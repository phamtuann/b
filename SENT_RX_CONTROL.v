==> flow/design.v <==
module sent_rx_control(
	input clk_rx,
	input reset_rx,
	input [2:0] done_pre_data,
	output reg [2:0] enable_crc_check,
	input valid_data_serial,
	input valid_data_enhanced,
	input valid_data_fast,
	input [7:0] id_decode,
	input [15:0] data_decode,
	input config_bit_decode,
	output reg read_enable_store,
	input [11:0] data_fast_in,
	output reg [7:0] id_received,
	output reg [15:0] data_received,
	output reg write_enable_rx,
	output reg [11:0] data_to_fifo_rx
	);
	localparam TWO_FAST_CHANNELS_12_12 = 1;
	localparam ONE_FAST_CHANNELS_12 = 2;
	localparam HIGH_SPEED_ONE_FAST_CHANNEL_12 = 3;
	localparam SECURE_SENSOR = 4;
	localparam SINGLE_SENSOR_12_0 = 5;
	localparam TWO_FAST_CHANNELS_14_10 = 6;
	localparam TWO_FAST_CHANNELS_16_8 = 7;
	reg valid_data_fast_channel;
	reg [11:0] data_fast1_decode;
	reg [11:0] data_fast2_decode;
	reg [2:0] a;
	reg [17:0] saved;
	reg [2:0] count_enable;
	reg count_store;
	reg [5:0] count_frame;
	reg done;
	reg count_rx;
	reg [2:0] count_enable_rx;
	reg done_sent;
 	reg valid;
	reg [2:0] frame_format;
	always @(data_decode or valid) begin
		if(valid) begin
			if(data_decode == 12'h001 || data_decode == 16'h001 ) begin frame_format = TWO_FAST_CHANNELS_12_12; end
			else if(data_decode == 12'h002 || data_decode == 16'h002) begin frame_format = ONE_FAST_CHANNELS_12; end
			else if(data_decode == 12'h003 || data_decode == 16'h003) begin frame_format = HIGH_SPEED_ONE_FAST_CHANNEL_12; end
			else if(data_decode == 12'h004 || data_decode == 16'h004) begin frame_format = SECURE_SENSOR; end
			else if(data_decode == 12'h005 || data_decode == 16'h005) begin frame_format = SINGLE_SENSOR_12_0; end
			else if(data_decode == 12'h006 || data_decode == 16'h006) begin frame_format = TWO_FAST_CHANNELS_14_10; end
			else if(data_decode == 12'h007 || data_decode == 16'h007) begin frame_format = TWO_FAST_CHANNELS_16_8; end	
			else frame_format = 0;
		end
		else frame_format = 0;
	end
	always @(negedge clk_rx or posedge reset_rx) begin
		if(reset_rx) begin
			enable_crc_check <= 0;
			a <= 0;
			read_enable_store <= 0;
			saved <= 0;
			count_store <= 0;
			count_enable <= 0;
			data_fast1_decode <= 0;
			data_fast2_decode <= 0;
			valid_data_fast_channel <= 0;
			count_frame <= 0;
			write_enable_rx <= 0;
			data_to_fifo_rx <= 0;
			done <= 0;
			data_fast1_decode <= 0;
			data_fast2_decode <= 0;
			data_to_fifo_rx <= 0;
			id_received <= 0;
			data_received <= 0;
			valid <= 0;
		end
		else begin
			a <= done_pre_data;
			if(done_pre_data == 3'b000) begin
				if(a != 0) begin enable_crc_check <= a; end	
				else enable_crc_check <= 0;
			end
			if(valid_data_serial || valid_data_enhanced) begin
				id_received <= id_decode;
				data_received <= data_decode;
				valid <= 1;
			end
			if(read_enable_store) read_enable_store <= 0;
		end
	end
	always @(posedge clk_rx or posedge reset_rx) begin
		if(reset_rx) begin
			enable_crc_check <= 0;
			count_rx <= 0;
			count_enable_rx <= 0;
			done_sent <= 0;
		end
		else begin
			if(enable_crc_check == 3'b001 || enable_crc_check == 3'b010 || enable_crc_check == 3'b011) begin saved <= {saved[16:0], valid_data_fast}; enable_crc_check <= 3'b000; end
			case(frame_format)
				TWO_FAST_CHANNELS_12_12: begin
					if(done) begin
						if(count_enable_rx == 6) begin
							write_enable_rx <= 1;
							count_enable_rx <= 0;
							if(!count_rx) begin
								data_to_fifo_rx <= data_fast1_decode; 
								count_rx <= 1; 
							end else begin 
								data_to_fifo_rx <= {data_fast2_decode[3:0],data_fast2_decode[7:4],data_fast2_decode[11:8]}; 
								count_rx <= 0; 
								done <= 0;
								done_sent <= 0;
							end
						end
						else begin count_enable_rx <= count_enable_rx + 1; end
					end
				end
				ONE_FAST_CHANNELS_12 : begin
					if(done) begin
						if(count_enable_rx == 6) begin
							write_enable_rx <= 1;
							count_enable_rx <= 0;
							data_to_fifo_rx <= data_fast1_decode[11:0]; 
							done <= 0;
							done_sent <= 0;
						end
						else begin count_enable_rx <= count_enable_rx + 1; end
					end
				end
				HIGH_SPEED_ONE_FAST_CHANNEL_12: begin
					if(done) begin
						if(count_enable_rx == 6) begin
							write_enable_rx <= 1;
							count_enable_rx <= 0;
							data_to_fifo_rx <= data_fast1_decode[11:0]; 
							done <= 0;
							done_sent <= 0;
						end
						else begin count_enable_rx <= count_enable_rx + 1; end
					end
				end
				SECURE_SENSOR: begin
					if(done) begin
						if(count_enable_rx == 6) begin
							write_enable_rx <= 1;
							count_enable_rx <= 0;
							if(!count_rx) begin
								data_to_fifo_rx <= data_fast1_decode; 
								count_rx <= 1; 
							end else begin 
								count_rx <= 0; 
								done <= 0;
								done_sent <= 0;
							end
						end
						else begin count_enable_rx <= count_enable_rx + 1; end
					end
				end
				SINGLE_SENSOR_12_0: begin
					if(done) begin
						if(count_enable_rx == 6) begin
							write_enable_rx <= 1;
							count_enable_rx <= 0;
							if(!count_rx) begin
								data_to_fifo_rx <= data_fast1_decode; 
								count_rx <= 1; 
							end else begin 
								count_rx <= 0; 
								done <= 0;
								done_sent <= 0;
							end
						end
						else begin count_enable_rx <= count_enable_rx + 1; end
					end
				end
				TWO_FAST_CHANNELS_14_10: begin
					if(done) begin
						if(count_enable_rx == 6) begin
							write_enable_rx <= 1;
							count_enable_rx <= 0;
							if(!count_rx) begin
								data_to_fifo_rx <= {data_fast1_decode}; 
								count_rx <= 1; 
							end else begin 
								data_to_fifo_rx <= {data_fast2_decode[3:0],data_fast2_decode[7:4],data_fast2_decode[9:8]}; 
								count_rx <= 0; 
								done <= 0;
								done_sent <= 0;
							end
						end
						else begin count_enable_rx <= count_enable_rx + 1; end
					end
				end
				TWO_FAST_CHANNELS_16_8: begin
					if(done) begin
						if(count_enable_rx == 6) begin
							write_enable_rx <= 1;
							count_enable_rx <= 0;
							if(!count_rx) begin
								data_to_fifo_rx <= data_fast1_decode; 
								count_rx <= 1; 
							end else begin 
								data_to_fifo_rx <= {data_fast2_decode[11:8],data_fast2_decode[3:0],data_fast2_decode[7:4]}; 
								count_rx <= 0; 
								done <= 0;
								done_sent <= 0;
							end
						end
						else begin count_enable_rx <= count_enable_rx + 1; end
					end
				end
			endcase
			if(write_enable_rx) write_enable_rx <= 0;
		end
	end
	always @(negedge clk_rx or posedge reset_rx) begin
		if(reset_rx) begin
		end
		else begin
			 if( (frame_format == TWO_FAST_CHANNELS_12_12) || (frame_format == SECURE_SENSOR) || (frame_format == SINGLE_SENSOR_12_0) ||
				(frame_format == TWO_FAST_CHANNELS_14_10) || (frame_format == TWO_FAST_CHANNELS_16_8) ) begin
					if(!done_sent) begin
						if(count_frame != 17) begin
							if(count_enable ==1) begin
								count_enable <= 0;
								read_enable_store <= 1;
								if(!count_store) begin
									data_fast1_decode <= data_fast_in;
									count_store <= 1;
								end
								else begin
									data_fast2_decode <= data_fast_in; 
									count_store <= 0; 
									valid_data_fast_channel <= saved[17];
									saved <= {saved[16:0], valid_data_fast};
									count_frame <= count_frame + 1;
									done <= 1;
									done_sent <= 1;
								end
							end else count_enable <= count_enable + 1;
						end else begin read_enable_store <= 0; valid_data_fast_channel <= 0; valid <= 0; count_frame <= 0; end
					end	
				end
			else if ( (frame_format == ONE_FAST_CHANNELS_12) || (frame_format == HIGH_SPEED_ONE_FAST_CHANNEL_12) )  begin
					if(!done_sent) begin
						if(count_frame != 17) begin
							if(count_enable ==1) begin
								count_enable <= 0;
								read_enable_store <= 1;
								data_fast1_decode <= data_fast_in;
								valid_data_fast_channel <= saved[17];
								saved <= {saved[16:0], valid_data_fast};
								count_frame <= count_frame + 1;
								done <= 1;
								done_sent <= 1;
							end else count_enable <= count_enable + 1;
						end else begin read_enable_store <= 0; valid_data_fast_channel <= 0; valid <= 0; count_frame <= 0; end
					end	
				end
			else read_enable_store <= 0;
		end
	end
endmodule
Tool chain data of sent_rx_control
What the tools print for sent_rx_control, step after step. Line numbers count from 1 in the design file above. Operators carry their Yosys type and port widths (W data, S select, Z words). A cell with n/a has no value.

Top: sent_rx_control. Clock: clk_rx. Standard-cell library: sky130hd. Corner: tt_025C_1v80.

Word-level counts
Counts by Yosys on the flattened word-level netlist (proc, flatten, opt, wreduce; memories kept). Register bits leave out memories and registers merged into their read ports (data or address); mux counts leave out enables and synchronous resets folded into registers. Print and check cells are left out. Cells with the same type and inputs are merged into one.

The figure for bits in registers is 24. The figure for input bits is 45. Output and inout port bits: 41. Elaborated cells: 3.

The entry for reductions and logical operators reads 1.

Operator list (number): $logic_or A1 B1 Y1 (1).

Depth
Depth = most cells in a row (Yosys ltp): at word level without a register or memory, in the mapped netlist without a sequential cell, where the memories' decode and read muxes count.

Under depth after elaboration stands 1. The figure for ABC_AREA is 0. Under depth in mapped cells stands 3. The figure for gate-level depth less buffers is 2.

Mapped cells and area
The flow's flattened synthesis, as Yosys stat reports it; memories are mapped. The netlist is that of the ABC_AREA named above (0 if unset); the other value can give another one. Totals and module areas in this step are rounded.

Cells by type: sky130_fd_sc_hd__dfrtn_1 (number 24, area in all 600.576 um^2); sky130_fd_sc_hd__mux2_2 (number 23, area in all 258.998 um^2); sky130_fd_sc_hd__buf_4 (number 17, area in all 127.622 um^2); sky130_fd_sc_hd__buf_6 (number 2, area in all 22.522 um^2); sky130_fd_sc_hd__mux2_4 (number 1, area in all 15.014 um^2); sky130_fd_sc_hd__nor2_4 (number 1, area in all 11.261 um^2); sky130_fd_sc_hd__conb_1 (number 1, area in all 3.754 um^2); sky130_fd_sc_hd__inv_1 (number 1, area in all 3.754 um^2).

Under mapped cells stands 70. Cell area after synthesis: 0.001 mm^2. The entry for sequential area reads 0.0006 mm^2. For flip-flop cells the number is 24. The figure for buffer cells is 19.

Top module sent_rx_control; platform sky130hd; tools Yosys and OpenROAD; 2 stored runs in no particular order. Input and output delays are each 20% of the period that was set; the output load is 0.01 pF. "total power after layout" is the tool's figure for a default switching activity; nothing was simulated. The results are shown rounded.

Job 1 has these settings: period_ns 2.66; CORE_UTILIZATION 67; PLACE_DENSITY_LB_ADDON 0.1; CORE_ASPECT_RATIO 0.88; CORE_MARGIN 5; CTS_CLUSTER_SIZE 47; CTS_CLUSTER_DIAMETER 227; MAX_ROUTING_LAYER met5; CAP_MARGIN 20; SLEW_MARGIN 20. Outcome: no results, placement failed with FLW-0024.

Job 2 has these settings: period_ns 3.25; CORE_UTILIZATION 48; CAP_MARGIN 20; CORE_MARGIN 2; SLEW_MARGIN 20. For the netlist area reported by Yosys the run shows 0.001 mm^2. For the area inside the die boundary the run shows 0.0026 mm^2. The standard-cell area after routing is 0.0015 mm^2. The post-layout utilization comes to 76%. The setup slack of the critical path comes to 33 ps. For the final setup TNS the run shows 0 ps. The lowest hold slack comes to 450 ps. The total power after layout comes to 600 µW.
