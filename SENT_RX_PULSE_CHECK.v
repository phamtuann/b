==> flow/design.v <==
module sent_rx_pulse_check (
	input clk_rx,
	input reset_rx,
	input data_pulse,
	output reg [27:0] data_fast_check_crc,
	output reg [29:0] data_channel_check_crc,
	output reg [2:0] done_pre_data,
	output reg [7:0] id_decode,
	output reg [15:0] data_decode,
	output reg config_bit_decode,
	output reg write_enable_store,
	output reg [11:0] data_out
	);
	localparam IDLE = 0;
	localparam COUNT_TICKS = 1;
	localparam DONE = 2;
	localparam SYNC = 1;
	localparam STATUS = 2;
	localparam DATA = 3;
	localparam CRC = 4;
	localparam PAUSE = 5;	
	localparam CHECK = 6;
	reg prev_data_clk;
	reg tick;
	reg [10:0] b;
	reg prev_data_tick;
	reg [10:0] counter2;
	reg [1:0] count;
	reg [2:0] state_decode_tick;
	reg [2:0] state_decode_pulse;
	reg [10:0] count_data;
	reg [5:0] count_frame;
	reg [11:0] count_ticks;
	reg [3:0] status_nb;
	reg [17:0] saved_bit3_status;
	reg [17:0] saved_bit2_status;
	reg [27:0] saved_data_fast;
	reg done;
	reg done_data;
	reg [3:0] count_nibbles;
	reg [3:0] data_nibble_rx;
	reg serial;
	reg enhanced;
	reg first_frame;
	reg [2:0] count_enable;
	reg count_store;
	reg [1:0] done_data_to_fifo;
	reg status;
	reg [11:0] count_frame_ticks;
	reg [11:0] count_a;
	always @(posedge clk_rx or posedge reset_rx) begin
		if(reset_rx) begin
			b <= 0;
			state_decode_tick <= IDLE;
			counter2 <= 0;
			prev_data_clk <= 0;
		end
		else begin
			prev_data_clk <= data_pulse;
			case(state_decode_tick)
				IDLE: begin
					tick <= 0;
					b <= 0;
					if((data_pulse==0) && (prev_data_clk==1)) begin
						state_decode_tick <= COUNT_TICKS;
					end
				end
				COUNT_TICKS: begin
					if((data_pulse==0) && (prev_data_clk==1)) begin
						state_decode_tick <= DONE;
						state_decode_pulse <= STATUS;
						b <= (counter2+1)/56/2;	
					end
					else counter2 <= counter2 + 1;
				end
				DONE: begin
					counter2 <= 0;
				end
			endcase
		end
	end
	always @(posedge clk_rx or posedge reset_rx) begin
		if(reset_rx) begin
			count <= 0;
			tick <= 0;
		end
		else begin
			if (count == b-1) begin
				tick <= ~tick;
				count <= 0;
			end
			else count <= count + 1;
		end
	end
	reg [1:0] c;
	reg j;
	reg [3:0] store_nibble;
	reg pause;
	always @(posedge tick or posedge reset_rx) begin
		if(reset_rx) begin
			state_decode_pulse <= STATUS;
			count_data <= 0;
			prev_data_tick <=0;
			count_frame <= 0;
			status_nb <= 0;
			count_ticks <= 0;
			count_nibbles <= 0;		
			first_frame <= 0;
			serial <= 0;
			enhanced <= 0;
			data_nibble_rx <= 0;
			config_bit_decode <= 0;
			status <= 0;
			count_frame_ticks <= 0;
			count_a <= 0;
			c <= 0;
			j <= 0;
			store_nibble <= 0;
			pause <= 0;	
			data_fast_check_crc  <= 0; 
		end
		else begin
			prev_data_tick <= data_pulse;
			case(state_decode_pulse)
				IDLE: begin
					count_ticks <= 0;
					count_frame <= 0;
					if ((data_pulse == 0) && (prev_data_tick == 1)) begin
						state_decode_pulse <= SYNC;
					end
					else state_decode_pulse <= IDLE;
				end
				SYNC: begin
					saved_data_fast <= 0;
					count_nibbles <= 0;
					if ((data_pulse == 0) && (prev_data_tick == 1)) begin
						state_decode_pulse <= STATUS;
					end
					else state_decode_pulse <= SYNC;
				end
				STATUS: begin
					saved_data_fast <= 0;
					count_ticks <= count_ticks + 1;
					if ((data_pulse==0) && (prev_data_tick == 1)) begin
						if(!first_frame) begin saved_bit3_status <= 0;
saved_bit2_status <= 0;
saved_data_fast <= 0;status_nb <= count_data - 13; state_decode_pulse <= CHECK; count_frame_ticks <= 56 + count_ticks - 1; end
						else begin status_nb <= count_data - 12; state_decode_pulse <= DATA; end
						count_data <= 0;
						done <= 1;
						count_ticks <= 0;
					end
					else count_data <= count_data + 1;
				end
				CHECK: begin
					first_frame <= 1;
					if(!first_frame && status_nb[3]) enhanced <= 1;
					else if(!first_frame && !status_nb[3]) serial <= 1;
					if(j) begin
						count_a <= count_a + 1;
						if(count_a > 27) begin
							state_decode_pulse <= SYNC;
							count_frame_ticks <= 0;
							count_a <= 0;
							j <= 0;
							end
						else begin
							if ((data_pulse == 0) && (prev_data_tick == 1)) begin
								count_frame <= 1;
								state_decode_pulse <= DATA;
								j <= 0;
								count_data <= 0;
								count_nibbles <= 0;
								status_nb <= count_data -12;
								store_nibble <= count_nibbles -1;
								done <= 1;
								count_a <= 0;
								count_frame_ticks <= 0;
								case(count_nibbles) 
									8: begin
										pause <= 1;
										c <= 2'b01;
									end
									6: begin
										pause <= 1;
										c <= 2'b10;
									end
									7: begin
										pause <= 0;
										c <= 2'b01;
									end
									4: begin
										pause <= 0;
										c <= 2'b11;
									end
									5: begin
										if(count_frame_ticks > 200) begin
											pause <= 1; c <= 2'b11;
										end
										else begin pause <= 0; c <= 2'b10; end 
									end
								endcase
								if(count_nibbles == 8 || count_nibbles == 6) begin 
									pause <= 1;
								end
								else if(count_nibbles == 7 || count_nibbles == 4)begin
									pause <= 0;
								end
								else if(count_nibbles == 5) begin 
									if(count_frame_ticks > 200) begin
										pause <= 1;
									end
									else pause <= 0;
								end
								else begin
								end
							end
							else begin 
								count_data <= count_data + 1; 
							end
						end
					end
					else begin
						count_frame_ticks <= count_frame_ticks + 1;
						count_ticks <= count_ticks + 1;
						if ((data_pulse == 0) && (prev_data_tick == 1)) begin
							count_data <= 0;
							state_decode_pulse <= CHECK;
							count_ticks <= 0;
							if(count_nibbles > 7 || count_data > 56 || (count_data < 56 && count_data >27) ) begin 
									count_frame <= count_frame + 1; 
									state_decode_pulse <= SYNC; 
									store_nibble <= count_nibbles - 1 ; 
									pause <= 1; 
									data_fast_check_crc <= saved_data_fast;
									done_pre_data <= 3'b001;
									done_data_to_fifo <= 2'b01;
									count_frame_ticks <= 0;
									end
							else if(count_data == 56) begin j <= 1; count_frame_ticks <= count_frame_ticks - 56; end
							else begin data_nibble_rx <= count_data - 12; done_data <= 1; count_nibbles <= count_nibbles + 1; end
						end
						else begin 
							count_data <= count_data + 1; 
						end
					end
				end
				DATA: begin
					if(count_frame == 7 && enhanced) config_bit_decode <= status_nb[3];
					count_ticks <= count_ticks + 1;
					if ((data_pulse==0) && (prev_data_tick == 1)) begin
						data_nibble_rx <= count_data - 12;
						count_data <= 0;
						done_data <= 1;
						if(count_nibbles == store_nibble) begin
							if(count_nibbles == 6) begin c <= 2'b01; end
							else if(count_nibbles == 4) begin c <= 2'b10; end
							else if(count_nibbles == 3) begin c <= 2'b11;end
							if(pause) begin state_decode_pulse <= PAUSE;  end
							else begin 
								if(serial && count_frame == 15) begin 
									done_pre_data <= 3'b100; 
									state_decode_pulse <= IDLE; 
									state_decode_tick <= IDLE; 
									serial <= 0; 
									first_frame <= 0;
									count_frame <= 0;
									count_nibbles <= 0;
								end
								else if(enhanced && count_frame == 17) begin 
									done_pre_data <= 3'b101; 
									state_decode_pulse <= IDLE; 
									state_decode_tick <= IDLE; 
									prev_data_tick <= 0;
									enhanced <= 0; 
									first_frame <= 0;
									count_frame <= 0;
									count_nibbles <= 0;
								end
								else begin
								state_decode_pulse <= SYNC; 
								count_frame <= count_frame + 1; 
								data_fast_check_crc <= saved_data_fast;
								end
							end
							end else count_nibbles <= count_nibbles + 1;
						end
						else begin state_decode_pulse <= DATA; 
						count_ticks <= 0;
						count_data <= count_data + 1;
					end 
				end
				PAUSE: begin
					if ((data_pulse == 0) && (prev_data_tick == 1)) begin
						if(serial && count_frame == 15) begin 
							done_pre_data <= 3'b100; 
							state_decode_pulse <= IDLE; 
							state_decode_tick <= IDLE; 
							serial <= 0; 
							first_frame <= 0;
							count_frame <= 0;
							pause <= 0;
							count_nibbles <= 0;
						end
						else if(enhanced && count_frame == 17) begin 
							done_pre_data <= 3'b101; 
							state_decode_pulse <= IDLE; 
							state_decode_tick <= IDLE; 
							prev_data_tick <= 0;
							enhanced <= 0; 
							first_frame <= 0;
							count_frame <= 0;
							pause <= 0;
							count_nibbles <= 0;
						end
						else begin
						state_decode_pulse <= SYNC;
						count_frame <= count_frame + 1;	
						end
					end
					else state_decode_pulse <= PAUSE;
				end
			endcase
		end
	end
	always @(posedge clk_rx or posedge reset_rx) begin
		if(reset_rx) begin
			data_decode <= 0;
			done <= 0;
			done_data <= 0;
			done_pre_data <= 3'b000;
			done_data_to_fifo <= 2'b00;
			write_enable_store <= 0;
			saved_bit3_status <= 0;
			saved_bit2_status <= 0;
			saved_data_fast <= 0;
			data_channel_check_crc <= 0;
			id_decode <= 0;
			data_decode <= 0;
			count_enable <= 0;
			count_store <= 0;
			data_out <= 0;
		end
		else begin
			if(done) begin
				saved_bit3_status <= {saved_bit3_status,status_nb[3]};
				saved_bit2_status <= {saved_bit2_status,status_nb[2]};
				done <= 0;
			end
			if(done_data) begin
				saved_data_fast <= {saved_data_fast,data_nibble_rx};
				done_data <= 0;
			end
			if(c == 2'b01 && !done_data) begin data_fast_check_crc <= saved_data_fast; saved_data_fast <= 0; c <= 0; done_pre_data <= 3'b001; done_data_to_fifo <= 2'b01;end
			else if(c == 2'b10 && !done_data) begin data_fast_check_crc <= saved_data_fast; saved_data_fast <= 0; c <= 0; done_pre_data <= 3'b010; done_data_to_fifo <= 2'b10; end
			else if(c == 2'b11 && !done_data) begin data_fast_check_crc <= saved_data_fast; saved_data_fast <= 0; c <= 0;  done_pre_data <= 3'b011; done_data_to_fifo <= 2'b11;end
			if(done_pre_data == 3'b100) begin
				data_channel_check_crc <= saved_bit2_status[15:0];
				id_decode <= saved_bit2_status[15:12];
				data_decode <= saved_bit2_status[11:4];
			end
			if(done_pre_data == 3'b101) begin
				data_channel_check_crc <= {saved_bit2_status[11], saved_bit3_status[11], saved_bit2_status[10], saved_bit3_status[10],
								saved_bit2_status[9], saved_bit3_status[9], saved_bit2_status[8], saved_bit3_status[8],
								saved_bit2_status[7], saved_bit3_status[7], saved_bit2_status[6], saved_bit3_status[6],
								saved_bit2_status[5], saved_bit3_status[5], saved_bit2_status[4], saved_bit3_status[4],
								saved_bit2_status[3], saved_bit3_status[3], saved_bit2_status[2], saved_bit3_status[2],
								saved_bit2_status[1], saved_bit3_status[1], saved_bit2_status[0], saved_bit3_status[0],
								saved_bit2_status[17], saved_bit2_status[16], saved_bit2_status[15], saved_bit2_status[14],
								saved_bit2_status[13], saved_bit2_status[12] };
				if(config_bit_decode) begin
					id_decode <= saved_bit3_status[9:6];
					data_decode <= {saved_bit3_status[4:1], saved_bit2_status[11:0]};
				end
				else begin
					id_decode <= {saved_bit3_status[9:6], saved_bit3_status[4:1]};
					data_decode <= saved_bit2_status[11:0];
				end
			end
			case(done_data_to_fifo)
				2'b01: begin
					if(count_enable == 6) begin
						write_enable_store <= 1;
						count_enable <= 0;
						if(!count_store) begin
							data_out <= data_fast_check_crc[27:16]; 
							count_store <= 1; 
						end else begin 
							data_out <= data_fast_check_crc[15:4]; 
							count_store <= 0; 
							done_data_to_fifo <= 0;
						end
						end
					else begin count_enable <= count_enable + 1; end
				end
				2'b10: begin
					if(count_enable == 6) begin
						write_enable_store <= 1;
						count_enable <= 0;
						data_out <= {data_fast_check_crc[18:16],data_fast_check_crc[14:12],data_fast_check_crc[10:8],data_fast_check_crc[6:4]}; 
						done_data_to_fifo <= 0;
					end
					else begin count_enable <= count_enable + 1; end
				end
				2'b11: begin
					if(count_enable == 6) begin
						write_enable_store <= 1;
						count_enable <= 0;
						data_out <= data_fast_check_crc[15:4]; 
						done_data_to_fifo <= 0;
					end
					else begin count_enable <= count_enable + 1; end
				end
			endcase
			if(done_pre_data != 0) done_pre_data <= 3'b000;
			if(write_enable_store) write_enable_store <= 0;
		end
	end
endmodule
# [From RTL to reports: sent_rx_pulse_check]
# The steps from the RTL of sent_rx_pulse_check to its reports follow in flow order.
# Lines are those of the file above, counted from 1.
# Operators: Yosys type, input widths -> output width; for muxes data width and select width s.
# Cell names lack the library's common part.
# A cell with -- has no value.
[setup] design="sent_rx_pulse_check" clock_port="clk_rx" cell_library="sky130hd" pvt_corner="tt_025C_1v80"

# [Word-level counts]
# Counts by Yosys on the flattened word-level netlist (proc, flatten, opt, wreduce; memories kept). Register bits leave out memories and registers merged into their read ports (data or address); mux counts leave out enables and synchronous resets folded into registers. Print and check cells are left out. Cells with the same type and inputs are merged into one.
[op_classes] equal=1 addsub=1 mux=3
[ops] op="$add 3x1->3 const B" count=1
[ops] op="$eq 3x3->1 const B" count=1
[ops] op="$mux 3" count=1
[ops] op="$mux 1" count=2
[word_totals] out_inout_bits=99 regBits=4 in_bits=3

# [Longest topological paths]
# Depth = most cells in a row (Yosys ltp): at word level without a register or memory, in the mapped netlist without a sequential cell, where the memories' decode and read muxes count.
[depth] ltp_word=3 ABC_AREA=0 depth_mapped=2

# [Synthesis result]
# Yosys stat after the flow's synthesis: flattened, memories mapped to cells. It holds for the ABC_AREA given above (unset counts as 0); a run with the other value may have another netlist.
# Totals and module areas in this step are rounded.
[mapped] mapped_cells=111 synth_area_um2=892 ffs=4
[by_type] cell_type="buf_4" count=98
[by_type] cell_type="dfrtp_1" count=4
[by_type] cell_type="nand2b_1" count=2
[by_type] cell_type="nor3b_2" count=1
[by_type] cell_type="mux2i_1" count=1
[by_type] cell_type="a21oi_1" count=1
[by_type] cell_type="o21ai_1" count=1
[by_type] cell_type="conb_1" count=1
[by_type] cell_type="inv_1" count=1
[by_type] cell_type="nand2_1" count=1

# [Worst setup path after synthesis]
# OpenSTA on the mapped netlist: ideal clock, no wires. The path of least setup slack (recovery checks aside). Input and output delay are each 20% of the period. Register names are those of the netlist, which keeps one name where synthesis merged equal registers.
[synth_timing] path_type="register to register" from="register count_enable[0]" to="register write_enable_store" required_ps=827 launch_ps=0 slack_ps=154 arrival_time_ps=673 path_buffers=0 tclk_ps=907 delay_ps=753 path_stages=3 setup_time_ps=80 period_less_setup_slack_ps=753
# "delay_ps" = arrival - input delay + setup time.
# "path_stages": output pins that drive a net of the path, with the launching flip-flop's if there is one; two outputs of one cell count as two.
# "period_less_setup_slack_ps" is the clock period less the worst setup slack; recovery checks do not enter. This is arithmetic on one report: input and output delays are still those of the set period (20% each).
# The rows between start and end are the longest chain of elaborated cells between them; the timing report does not say that the signal goes this way. Where chains are equally long, one stands for them.
# Each line given opens the expression or statement behind the cell; cells for indexed reads and writes are added by Yosys, which also makes memories of some case tables.
# At most two assigning lines are given for a register; there are more.
[synth_via] cell_sequence="dfrtp_1 > nand2b_1 > nor3b_2" elab_chain_len=3 cells_between=3
[synth_lines] element="start: declaration" line_no=45 rtl="reg [2:0] count_enable;"
[synth_lines] element="start: assignment" line_no=394 rtl="else begin count_enable <= count_enable + 1; end"
[synth_lines] element="start: assignment" line_no=403 rtl="else begin count_enable <= count_enable + 1; end"
[synth_lines] element="$eq 3x3->1" line_no=382 rtl="if(count_enable == 6) begin"
[synth_lines] element="$mux 1" line_no=382
[synth_lines] element="$mux 1" line_no=416 rtl="if(write_enable_store) write_enable_store <= 0;"
[synth_lines] element="end: assignment" line_no=407 rtl="write_enable_store <= 1;"
[synth_lines] element="end: assignment" line_no=416
[synth_lines] element="end: declaration" line_no=11 rtl="output reg write_enable_store,"

# [Path in the finished layout]
# From the final timing report of flow run A: the path of least setup slack in the routed layout; clock arrival at registers is part of the times.
# The report prints the path's times to 10 ps; the period is as set.
[layout_timing] path_type="register to output" from="register write_enable_store" to="output write_enable_store" launch_ps=240 path_stages=2 path_buffers=1 arrival_time_ps=740 required_ps=1060 tclk_ps=1320 slack_ps=310
# At most two assigning lines are given for a register; there are more.
[layout_via] cell_sequence="dfrtp_1 > buf_2" elab_chain_len=0 cells_between=0 lines_between=0
[layout_lines] element="start: declaration" line_no=11 rtl="output reg write_enable_store,"
[layout_lines] element="start: assignment" line_no=333 rtl="write_enable_store <= 0;"
[layout_lines] element="start: assignment" line_no=383 rtl="write_enable_store <= 1;"
[layout_lines] element="end: declaration" line_no=11

# Below are 2 stored runs of the flow (Yosys, OpenROAD; platform sky130hd) on sent_rx_pulse_check, each with its settings and what was measured, unordered. Constraints: input delay and output delay 20% of the set period each, output load 0.01 pF.
# "final_power_mw" rests on the timing tool's default activity at the inputs, not on a simulated workload.
# The measured numbers are rounded.
run="flow run A" settings period_ns=1.32 CORE_UTILIZATION=49 SETUP_SLACK_MARGIN=0.28 PLACE_DENSITY_LB_ADDON=0.07 CORE_MARGIN=2 CELL_PAD_IN_SITES_GLOBAL_PLACEMENT=0 CTS_CLUSTER_DIAMETER=81 SLEW_MARGIN=30 MIN_ROUTING_LAYER="met2" CAP_MARGIN=20
run="flow run A" results yosys_chip_area_um2=892 design_die_area_um2=2180 ws_setup_ps=314 final_power_mw=0.410 layout_stdcell_area_um2=597 setupTns_ps=0
run="flow run B" settings period_ns=1.02 CORE_UTILIZATION=23 PLACE_DENSITY=0.69 CORE_ASPECT_RATIO=1.09 CORE_MARGIN=4 ABC_AREA=0 GPL_ROUTABILITY_DRIVEN=0 CTS_CLUSTER_SIZE=47 CAP_MARGIN=20 SLEW_MARGIN=20
run="flow run B" results layout_stdcell_area_um2=647 design_die_area_um2=4940 setupTns_ps=0 final_power_mw=0.670 yosys_chip_area_um2=892 ws_setup_ps=94
